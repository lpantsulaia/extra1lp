==> flow/design.v <==
`timescale 1ns / 1ps
module Extra1LP(
     input clk,
    input [31:0] A_in,
    input [31:0] B_in,
    input [31:0] C_in,
    output [35:0] Q
    );
     reg [35:0] result;
     reg [31:0] A, B, C, Cdelay1, Cdelay2;
	  reg [31:0] res1;
	  reg [31:0] res2;
     always @(posedge clk)
     begin
         A<= A_in; 
         B<= B_in;
         C<= C_in;
			res1 <= A+B<<2;
			Cdelay1<=C;
			result<=res1+Cdelay1;
     end
     assign Q = result; 
endmodule
[Tool chain data of Extra1LP]
Tool output for the design above, in the order of the flow.
Lines are those of the file above, counted from 1.
Cell names lack the library's common part.
The mark -- stands for no value.
Design
  design top: Extra1LP
  clock port: clk
  standard-cell library: sky130hd
  timing corner: tt_025C_1v80

[Word level]
Counts by Yosys on the flattened word-level netlist (proc, flatten, opt, wreduce; memories kept). Register bits leave out memories and registers merged into their read ports (data or address); mux counts leave out enables and synchronous resets folded into registers. Print and check cells are left out. Cells with the same type and inputs are merged into one.
Storage and ports
  register bits after elaboration: 187
  output and inout port bits: 36
  input port bits: 97
  word-level cells: 8
Cells by class
  add/subtract/negate cells: 2
Operators with widths (count)
  32-bit by 32-bit adder with 33-bit output: 1
  30-bit adder: 1

[Depth]
Longest topological path by Yosys (ltp), each cell counted once; first at word level (registers and memories cut), then after technology mapping (sequential cells cut; the memories' decode and read muxes count).
Logic depth
  depth after elaboration: 1
  ABC_AREA: 0
  gate-level depth with buffers: 10
  gate-level depth less buffers: 10

[Synthesis result]
The flow's flattened synthesis, as Yosys stat reports it; memories are mapped. The netlist is that of the ABC_AREA named above (0 if unset); the other value can give another one.
Totals and module areas in this step are rounded.
Synthesis totals
  cells in the netlist: 625
  buffers: 22
  chip area (Yosys): 6900 um2
  area of sequential cells: 3700 um2
  mapped flip-flops: 187
Cells by type
  dfxtp_1: count 187, area in all 3743.59 um2
  ha_1: count 59, area in all 738.208 um2
  xnor2_1: count 31, area in all 271.51 um2
  a21oi_1: count 51, area in all 255.245 um2
  xor2_1: count 22, area in all 192.685 um2
  nand2_1: count 38, area in all 142.637 um2
  a21o_1: count 17, area in all 127.622 um2
  o21ai_0: count 20, area in all 100.096 um2
  nor2_1: count 25, area in all 93.84 um2
  nand3_1: count 15, area in all 75.072 um2
  nand4_1: count 12, area in all 75.072 um2
  clkbuf_1: count 16, area in all 60.058 um2
  a31oi_1: count 9, area in all 56.304 um2
  nor2b_1: count 9, area in all 56.304 um2
  a21oi_2: count 6, area in all 52.55 um2
  o21a_1: count 6, area in all 45.043 um2
  fa_1: count 2, area in all 40.038 um2
  nor3_1: count 7, area in all 35.034 um2
Other cell types: 49; their cells: 93.

[Timing after synthesis]
OpenSTA on the mapped netlist: ideal clock, no wires. The path of least setup slack (recovery checks aside). Input and output delay are each 20% of the period. Register names are those of the netlist, which keeps one name where synthesis merged equal registers.
Timing path post-synthesis
  path kind: register to register
  start point: reg Cdelay1[2]
  end point: reg result[30]
  clock period: 2800 ps
  path buffers: 0
  path delay: 2357 ps
  time at the first pin: 0 ps
  data required time: 2675 ps
  driving pins on the path: 10
  path slack: 444 ps
  library setup time: 125 ps
  arrival: 2232 ps
  period reached after synthesis: 2356 ps
"path delay" = arrival - input delay + setup time.
"driving pins on the path": output pins that drive a net of the path, with the launching flip-flop's if there is one; two outputs of one cell count as two.
"period reached after synthesis" = period - worst setup slack (recovery checks aside). The figure is calculated, with input and output delays left at 20% of the set period.
The rows between start and end are the longest chain of elaborated cells between them; the timing report does not say that the signal goes this way. Where chains are equally long, one stands for them.
A line is the first line of the expression or statement that the cell stems from. Yosys adds cells for indexed reads and writes and turns some case tables into memories.
On the way, post-synthesis
  path through: dfxtp_1 > ha_1 > fa_1 > a21oi_2 > nor3b_2 > o211ai_2 > o311ai_4 > a2111oi_4 > o221ai_2 > xor2_1
  length of the longest elaborated chain: 1
  elaborated cells between the ends (all ways): 1
  RTL lines with such cells: 1
  classes of those cells: add/sub: 1
Ends and longest elaborated chain, post-synthesis
  from (decl): line 10  | reg [31:0] A, B, C, Cdelay1, Cdelay2;
  from (assign): line 19  | Cdelay1<=C;
  32-bit by 32-bit adder with 33-bit output: line 20  | result<=res1+Cdelay1;
  to (assign): line 20

[Timing after layout]
From the final timing report of flow run A: the path of least setup slack in the routed layout; clock arrival at registers is part of the times.
The path's times are printed in steps of 10 ps; the period is the one set.
Timing path after layout
  path kind: register to register
  start point: reg Cdelay1[2]
  end point: reg result[30]
  data required time: 4500 ps
  clock period: 4190 ps
  arrival: 2980 ps
  time at the first pin: 420 ps
  path slack: 1520 ps
  library setup time: 110 ps
  path buffers: 0
  driving pins on the path: 10
The rows between start and end are the longest chain of elaborated cells between them; the timing report does not say that the signal goes this way. Where chains are equally long, one stands for them.
On the way, after layout
  path through: dfxtp_1 > ha_1 > fa_1 > a21oi_2 > nor3b_2 > o211ai_2 > o311ai_4 > a2111oi_4 > o221ai_2 > xor2_1
  length of the longest elaborated chain: 1
  elaborated cells between the ends (all ways): 1
  RTL lines with such cells: 1
  classes of those cells: add/sub: 1
Ends and longest elaborated chain, after layout
  from (decl): line 10  | reg [31:0] A, B, C, Cdelay1, Cdelay2;
  from (assign): line 19  | Cdelay1<=C;
  32-bit by 32-bit adder with 33-bit output: line 20  | result<=res1+Cdelay1;
  to (assign): line 20

Wiki page: Extra1LP / flow data

Extra1LP through Yosys and OpenROAD on sky130hd: 2 stored runs, unordered, with their settings and measured results. The constraints put input and output delay at 20% of the set period each and load the outputs with 0.01 pF.
"achieved clock period" is the run's clock period less its worst setup slack. It is reckoned from that one timing run; input and output delays stay at 20% of the period that was set.
"worst setup path time" = time allowed to the worst setup path (clock period - input delay - output delay, where it has them) - its slack; a late launch clock adds to it, a late capture clock takes from it.
By "power" is meant OpenSTA's value without simulated activity: inputs other than the clock are taken to toggle once in ten clock periods, and the tool carries that through the logic.
"worst setup path time" is known to 10 ps.
The measured numbers are rounded.
[flow run A] settings: period_ns=4.19, CORE_UTILIZATION=42, SETUP_SLACK_MARGIN=0.51, PLACE_DENSITY_LB_ADDON=0.28, HOLD_SLACK_MARGIN=0.12, CORE_MARGIN=9, TNS_END_PERCENT=20, GPL_TIMING_DRIVEN=0, GPL_ROUTABILITY_DRIVEN=1, CTS_CLUSTER_DIAMETER=116, CAP_MARGIN=25, SLEW_MARGIN=20
[flow run A] result: chip area after synthesis (Yosys) 6900 um2, die area 21000 um2, standard-cell area of the final layout 9100 um2, worst setup slack after layout 1500 ps, total negative slack 0 ps, power 5200 uW, achieved clock period 2666 ps, worst setup path time 2670 ps, worst setup path kind register to register
[flow run B] settings: period_ns=2.4, CORE_UTILIZATION=39, CAP_MARGIN=20, CORE_MARGIN=2, SLEW_MARGIN=20
[flow run B] result: chip area after synthesis (Yosys) 6900 um2, die area 19000 um2, standard-cell area of the final layout 9100 um2, worst setup slack after layout 100 ps, total negative slack 0 ps, power 8900 uW, achieved clock period 2296 ps, worst setup path time 2300 ps, worst setup path kind register to register
